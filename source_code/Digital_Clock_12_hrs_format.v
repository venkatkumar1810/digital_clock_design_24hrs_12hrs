==> flow/design.v <==
`timescale 1ns / 1ps
module Digital_Clock_12_hrFomrat(
    input clk,					 
    input center,				 
    input right,				 
    input left,				 
    input up,					 
    input down,				 
    output [6:0] seg,		 
    output [5:0] an,			 
    output AMPM_indicator_led,	 
    output clock_mode_indicator_led  
    );
	 reg [31:0] counter = 0;   	 
	 parameter max_count = 625_000;  
	 reg [5:0] hrs, min,sec = 0;		 
	 reg [3:0] sec_ones,sec_tens,min_ones, min_tens, hrs_ones, hrs_tens = 0;  
	 reg toggle = 0;  
	 reg pm = 0;  
	 assign AMPM_indicator_led = pm;  
	 reg clock_mode = 0;
	 assign clock_mode_indicator_led = clock_mode;  
	 SSM_Seven_Segment_Module SSM(clk,sec_ones,sec_tens,min_ones,min_tens,hrs_ones,hrs_tens,seg,an);
	 parameter display_time = 1'b0;
	 parameter set_time = 1'b1;
	 reg current_mode = set_time;  
	 always @(posedge clk) begin
			case(current_mode)
				display_time: begin 	 
					if (center) begin	 
						 clock_mode <= 0;
						 current_mode <= set_time;
						 counter <= 0;
						 toggle <= 0;
						 sec <= 0;
					end
					if (counter < max_count) begin  
						 counter <= counter + 1;
					end else begin
						 counter <= 0;
						 sec <= sec + 1;
					end
				end
				set_time: begin
					if (center) begin  
						 clock_mode <= 1;
						 current_mode <= display_time;
					end
					if (counter < (25_000)) begin  
						 counter <= counter + 1;
					end else begin
						 counter <= 0;
						 case (toggle)
							   1'b0: begin  
									 if (up) begin
										  min <= min + 1;
									 end
									 if (down) begin  
										  if (min>0) begin
											   min <= min - 1;												
												end else if (hrs > 1) begin
												hrs <= hrs - 1;
												min <= 59;
										  end else if (hrs == 1) begin
												hrs <= 12;
												min <= 59;
										  end
									 end
									 if (left || right ) begin  
											toggle <= 1;
									 end
								end  
								1'b1: begin  
									 if (up) begin  
										  hrs <= hrs + 1;
									 end 
									 if (down) begin
											if(hrs>1) 
											begin
												hrs <= hrs -1;
											end
											else if (hrs == 1) 
												begin
												hrs <= 12;
												end
											end
											if ( right || left ) begin  
											toggle <= 0;
											end
									  end  
						      endcase	 
								end
							end  
					endcase  
				   if (sec >= 60) begin 	 
							sec <= 0;
							min <= min +1;
					end
					if (min >= 60) begin		 
							min <= 0;
							hrs <= hrs + 1;
					end
					if (hrs >= 24) begin		 
						 hrs <= 0;
					end
					if(clock_mode == 0) begin
						min_ones <= min%10;	 
						min_tens <= min/10;		 
						sec_ones <= sec%10;	 
						sec_tens <= sec/10;		 
						hrs_ones <= hrs%10;	 
						hrs_tens <= hrs/10;	 
						if(hrs>12) begin
							pm <= 1;
						end
					end
					else begin 					 
						min_ones <= min%10;	 
						min_tens <= min/10;		 
						sec_ones <= sec%10;	 
						sec_tens <= sec/10;		 
						if (hrs<12) begin
							pm<=0;
							if (hrs == 0) begin
								hrs_ones <= 2;
								hrs_tens <= 1;
							end 
							else begin
								hrs_ones <= hrs%10;	 
								hrs_tens <= hrs/10;	 
						end
					end  
						if (hrs>=12) begin
							pm <= 1;
							if (hrs == 12) begin
								hrs_ones <= 2;
								hrs_tens <= 1;
							end 
							else if(hrs <22) begin
								hrs_ones <= hrs%12;	 
								hrs_tens <= hrs/22;	 
							end
							else begin
								hrs_ones <= hrs%22;	 
								hrs_tens <= hrs/22;	 
						end
					end   
				end 	   
			end
endmodule
`timescale 1ns / 1ps
module SSM_Seven_Segment_Module(
    input clk,  
	 input [3:0] sec_ones,
    input [3:0] sec_tens,
	 input [3:0] min_ones,  
    input [3:0] min_tens,
    input [3:0] hrs_ones,
    input [3:0] hrs_tens,  
	 output reg [6:0] seg,
    output reg [5:0] an
    );
	reg [1:0] digit_display = 0;
	reg [6:0] display [3:0];
	reg [18:0] counter = 0;
	parameter max_count = 500_000;  
	wire [3:0] four_bit [5:0]; 	  
	assign four_bit[0] = sec_ones;
	assign four_bit[1] = sec_tens;
	assign four_bit[2] = min_ones;
	assign four_bit[3] = min_tens;
	assign four_bit[4] = hrs_ones;
	assign four_bit[5] = hrs_tens;
	always @(posedge clk) begin
	   if (counter < max_count ) begin
			counter <= counter +1;
	   end else 
		begin
			digit_display <= digit_display +1;
			counter <= 0;
	   end
		case(four_bit[digit_display])
			4'b0000 :display[digit_display] <= 7'b1000000;  
			4'b0001 :display[digit_display] <= 7'b1111001;  
			4'b0010 :display[digit_display] <= 7'b0100100;  
			4'b0011 :display[digit_display] <= 7'b0110000;  
			4'b0100 :display[digit_display] <= 7'b0011001;  
			4'b0101 :display[digit_display] <= 7'b0010010;  
			4'b0110 :display[digit_display] <= 7'b0000010;  
			4'b0111 :display[digit_display] <= 7'b1111000;  
			4'b1000 :display[digit_display] <= 7'b0000000;  
			4'b1001 :display[digit_display] <= 7'b0011000;  
			4'b1010 :display[digit_display] <= 7'b0001000;  
			4'b1011 :display[digit_display] <= 7'b0000011;  
			4'b1100 :display[digit_display] <= 7'b1000110;  
			4'b1101 :display[digit_display] <= 7'b0100001;  
			4'b1110 :display[digit_display] <= 7'b0000110;  
			default: display[digit_display] <= 7'b0001110;  
	   endcase
		case(digit_display)  
				0: begin
					an <= 6'b111110;
					seg <= display[0];
				end
				1: begin
					an <= 6'b111101;
					seg <= display[1];
				end
				2: begin
					an <= 6'b111011;
					seg <= display[2];
				end
				3: begin
					an <= 6'b110111;
					seg <= display[3];
				end
				4: begin
					an <= 6'b101111;
					seg <= display[4];
				end
				5: begin
					an <= 6'b011111;
					seg <= display[5];
				end
			endcase
		end 
endmodule
## Tool chain data of Digital_Clock_12_hrFomrat

The steps from the RTL of Digital_Clock_12_hrFomrat to its reports follow in flow order.
Line numbers count from 1 in the design file above.
Operators carry their Yosys type and port widths (W data, S select, Z words).
Cell names lack the library's common part.
A cell with - has no value.

| set-up | value |
|---|---|
| top module | Digital_Clock_12_hrFomrat |
| clock input | clk |
| library | sky130hd |
| timing corner | tt_025C_1v80 |

## Word-level counts

Yosys after proc, flatten, opt, wreduce and memory -nomap, before mapping. Print and check cells are not counted. Equal cells are merged and count once.
Memory sizes are those after Yosys's memory passes, which may raise the word count (mostly to a power of two), join words into wider ones and drop unused or constant bits.

| bit counts | value |
|---|---|
| input port bits | 6 |
| memories kept | 1 |
| register bits | 104 |
| output and inout port bits | 15 |
| cells after elaboration | 174 |
| RAM bits | 28 |

Memory list:

| memory | words | bits a word | RTL line | text |
|---|---|---|---|---|
| SSM.display | 4 | 7 | 164 | `reg [6:0] display [3:0];` |

| operators by class | value |
|---|---|
| magnitude comparators | 11 |
| equality and inequality tests | 29 |
| reduce/logical cells | 13 |
| muxes and demuxes | 75 |
| bitwise operators | 17 |
| divide/modulo/power cells | 4 |
| $add $sub $neg | 8 |

Operator list:

| cell | count |
|---|---|
| $div A6 B4 Y32 const B | 2 |
| $mod A6 B4 Y32 const B | 2 |
| $mux W6 | 22 |
| $mux W7 | 15 |
| $pmux W32 S2 | 1 |
| $mux W32 | 2 |
| $add A32 B1 Y32 const B | 1 |
| $lt A32 B15 Y1 const B | 1 |
| $lt A32 B20 Y1 const B | 1 |
| $eq A4 B4 Y1 const B | 7 |
| $pmux W7 S4 | 1 |
| $mux W1 | 27 |
| $pmux W6 S4 | 1 |
| $add A19 B1 Y19 const B | 1 |
| $lt A19 B19 Y1 const B | 1 |
| $add A6 B1 Y6 const B | 3 |
| $eq A4 B3 Y1 const B | 4 |
| $pmux W4 S4 | 1 |
| $or A1 B1 Y1 | 15 |
| $reduce_or A15 Y1 | 1 |
| $sub A6 B1 Y6 const B | 2 |
| $gt A6 B1 Y1 const B | 2 |
| $ge A6 B6 Y1 const B | 2 |
| $pmux W6 S2 | 1 |
| $ne A2 B2 Y1 const B | 4 |
| $reduce_and A2 Y1 | 4 |
| $eq A4 B2 Y1 const B | 2 |
| $pmux W1 S2 | 4 |

Not listed: further kinds 20, cells in them 27.

## Longest topological paths

Yosys ltp: most cells in a row. Word level: on the elaborated netlist, between registers, memories and ports. Mapped: between sequential cells and ports; inverters and the memories' decode and read muxes count.

| logic depth | value |
|---|---|
| word-level depth | 19 |
| ABC_AREA | 0 |
| gate-level depth with buffers | 13 |
| depth with buffers taken out | 12 |

## Netlist

Yosys stat after the flow's synthesis: flattened, memories mapped to cells. It holds for the ABC_AREA given above (unset counts as 0); a run with the other value may have another netlist.
The area totals of this step are shown rounded.

| mapped netlist | value |
|---|---|
| sequential part of the area | 2893 um^2 |
| buffers | 34 |
| cells in the netlist | 669 |
| flip-flop cells | 128 |
| mapped area | 6307 um^2 |

Cells by type:

| cell type | count | total area (um^2) |
|---|---|---|
| dfxtp_1 | 95 | 1.9E+03 |
| edfxtp_1 | 33 | 990.95 |
| nor2_1 | 90 | 337.824 |
| ha_1 | 22 | 275.264 |
| nand2_1 | 52 | 195.187 |
| xnor2_1 | 22 | 192.685 |
| xor2_1 | 21 | 183.926 |
| a21oi_1 | 33 | 165.158 |
| o21ai_0 | 27 | 135.13 |
| nand3_1 | 25 | 125.12 |
| inv_1 | 30 | 112.608 |
| a222oi_1 | 10 | 100.096 |
| nor3_1 | 18 | 90.086 |
| clkbuf_1 | 19 | 71.318 |
| nand4_1 | 10 | 62.56 |
| nor2b_1 | 10 | 62.56 |
| nor4_2 | 5 | 62.56 |
| o211ai_1 | 8 | 60.058 |

Other cell types: 67; their cells: 139.
By module: a second synthesis without flattening, with its own total; a netlist apart from the flattened one above.

| second synthesis, totals | value |
|---|---|
| cell total of the unflattened synthesis | 3112 |
| area total of the unflattened synthesis | 22650 um^2 |

Rows give one instance, submodules left out.

Modules:

| module | instances | cells | seq. area (um^2) | area (um^2) |
|---|---|---|---|---|
| Digital_Clock_12_hrFomrat | 1 | 2895 | 1632 | 20150 |
| SSM_Seven_Segment_Module | 1 | 217 | 1501 | 2494 |

## Worst setup path after synthesis

OpenSTA on the mapped netlist: ideal clock, no wires. The path of least setup slack (recovery checks aside). Input and output delay are each 20% of the period. Register names are those of the netlist, which keeps one name where synthesis merged equal registers.

| timing path post-synthesis | value |
|---|---|
| path kind | reg2reg |
| start point | reg sec[3] |
| end point | reg sec_ones[3] |
| arrival | 2.425 ns |
| data required time | 2.624 ns |
| setup time | 0.136 ns |
| buffers on the path | 1 |
| launch time at the first pin | 0.000 ns |
| setup slack | 0.199 ns |
| period | 2.76 ns |
| delay of the path | 2.561 ns |
| stages on the path | 13 |
| synthesis period reached | 2.561 ns |

"delay of the path" is the arrival time less input delay plus setup time.
"stages on the path" counts driving pins, that of a launching flip-flop among them; a cell with two outputs on the path counts twice.
"synthesis period reached" = period - worst setup slack (recovery checks aside). The figure is calculated, with input and output delays left at 20% of the set period.
Between the ends stands the longest chain of elaborated cells between them, by number of cells; it is not shown to be the way that was timed. Of several equally long chains one is given.
Each line given opens the expression or statement behind the cell; cells for indexed reads and writes are added by Yosys, which also makes memories of some case tables.
A register here has more assigning lines than the two given.

| on the way, post-synthesis | value |
|---|---|
| cell sequence | dfxtp_1 -> buf_4 -> nor2_1 -> inv_1 -> ha_1 -> nand2b_1 -> o21ai_2 -> o311ai_2 -> xnor2_1 -> ha_1 -> nor4b_1 -> a2111oi_0 -> a22oi_1 |
| cells in the longest elaborated chain | 1 |
| elaborated cells on any way between the ends | 1 |
| those cells by class | 1 x div |

Ends and longest elaborated chain, post-synthesis:

| element | RTL line | text |
|---|---|---|
| start, declared | 16 | `reg [5:0] hrs, min,sec = 0;` |
| start, assigned | 35 | `sec <= 0;` |
| start, assigned | 41 | `sec <= sec + 1;` |
| $mod A6 B4 Y32 | 120 | `sec_ones <= sec%10;` |
| end, assigned | 109 | `sec_ones <= sec%10;` |
| end, assigned | 120 |  |
| end, declared | 17 | `reg [3:0] sec_ones,sec_tens,min_ones, min_tens, hrs_ones, hrs_tens = 0;` |

## Worst path after layout

Path of least setup slack in the final report of record 1 (OpenROAD, finished layout, wires in). Where an end is a register, its clock arrival counts in the times.

| timing path post-layout | value |
|---|---|
| path kind | reg2reg |
| start point | reg SSM.digit_display[0] |
| end point | mem SSM.display[2][0] |
| stages on the path | 7 |
| buffers on the path | 0 |
| launch time at the first pin | 0.41 ns |
| setup time | 0.25 ns |
| data required time | 4.44 ns |
| period | 4.28 ns |
| arrival | 3.25 ns |
| setup slack | 1.19 ns |

Between the ends stands the longest chain of elaborated cells between them, by number of cells; it is not shown to be the way that was timed. Of several equally long chains one is given.
The path ends at the data pin of a flip-flop with enable; ways to the enable are not counted.

| on the way, post-layout | value |
|---|---|
| cell sequence | edfxtp_1 -> inv_1 -> ha_1 -> inv_1 -> a21oi_1 -> nand2_1 -> o32ai_1 |
| cells in the longest elaborated chain | 19 |
| elaborated cells on any way between the ends | 51 |
| those cells by class | 17 x eq/ne; 31 x mux; 3 x reduce/logical |

Ends and longest elaborated chain, post-layout:

| element | RTL line | text |
|---|---|---|
| start, declared | 163 | `reg [1:0] digit_display = 0;` |
| start, assigned | 179 | `digit_display <= digit_display +1;` |
| $eq A2 B2 Y1 | 182 | `case(four_bit[digit_display])` |
| $pmux W4 S4 | 182 |  |
| $eq A4 B1 Y1 | 182 |  |
| $mux W1 | 182 |  |
| $mux W7 (15 in a row) | - |  |
| end, declared | 164 | `reg [6:0] display [3:0];` |

## Implementation results

Record of 2 stored runs of the RTL-to-layout flow on Digital_Clock_12_hrFomrat, platform sky130hd. The runs are unordered. Constraints: input delay and output delay 20% of the set period each, output load 0.01 pF.
"achieved clock period" is the run's clock period less its worst setup slack. It is reckoned from that one timing run; input and output delays stay at 20% of the period that was set.
"time used up by the worst setup path": the worst setup path's part of the clock period (all of it between registers, 20% less for each end at a port) less its slack. A launch clock that arrives late makes it longer, a capture clock that arrives late makes it shorter.
By "total power after layout" is meant OpenSTA's value without simulated activity: inputs other than the clock are taken to toggle once in ten clock periods, and the tool carries that through the logic.
Results are given in rounded form.

#### Record 1

| setting | value |
|---|---|
| period_ns | `4.28` |
| CAP_MARGIN | `20` |
| CORE_MARGIN | `2` |
| CORE_UTILIZATION | `40` |
| SLEW_MARGIN | `20` |

| result | value |
|---|---|
| overall die area | 16790 um^2 |
| setup slack of the worst path | 1.191 ns |
| total negative slack on setup checks | 0.000 ns |
| cell area after synthesis | 6307 um^2 |
| final worst hold slack | 0.402 ns |
| utilization after routing | 0.471 |
| standard-cell area of the final layout | 7221 um^2 |
| achieved clock period | 3.089 ns |
| total power after layout | 0.004611 W |
| time used up by the worst setup path | 3.09 ns |
| worst path kind | reg2reg |

#### Record 2

| setting | value |
|---|---|
| period_ns | `4.95` |
| CORE_UTILIZATION | `24` |
| PLACE_DENSITY_LB_ADDON | `0.25` |
| CORE_ASPECT_RATIO | `1.12` |
| CELL_PAD_IN_SITES_DETAIL_PLACEMENT | `0` |
| SLEW_MARGIN | `35` |
| MAX_ROUTING_LAYER | `met4` |
| CAP_MARGIN | `20` |
| CORE_MARGIN | `2` |

| result | value |
|---|---|
| cell area after synthesis | 6307 um^2 |
| utilization after routing | 0.291 |
| final worst hold slack | 0.389 ns |
| achieved clock period | 2.893 ns |
| total negative slack on setup checks | 0.000 ns |
| time used up by the worst setup path | 2.89 ns |
| worst path kind | reg2reg |
| overall die area | 27600 um^2 |
| standard-cell area of the final layout | 7483 um^2 |
| total power after layout | 0.004083 W |
| setup slack of the worst path | 2.057 ns |
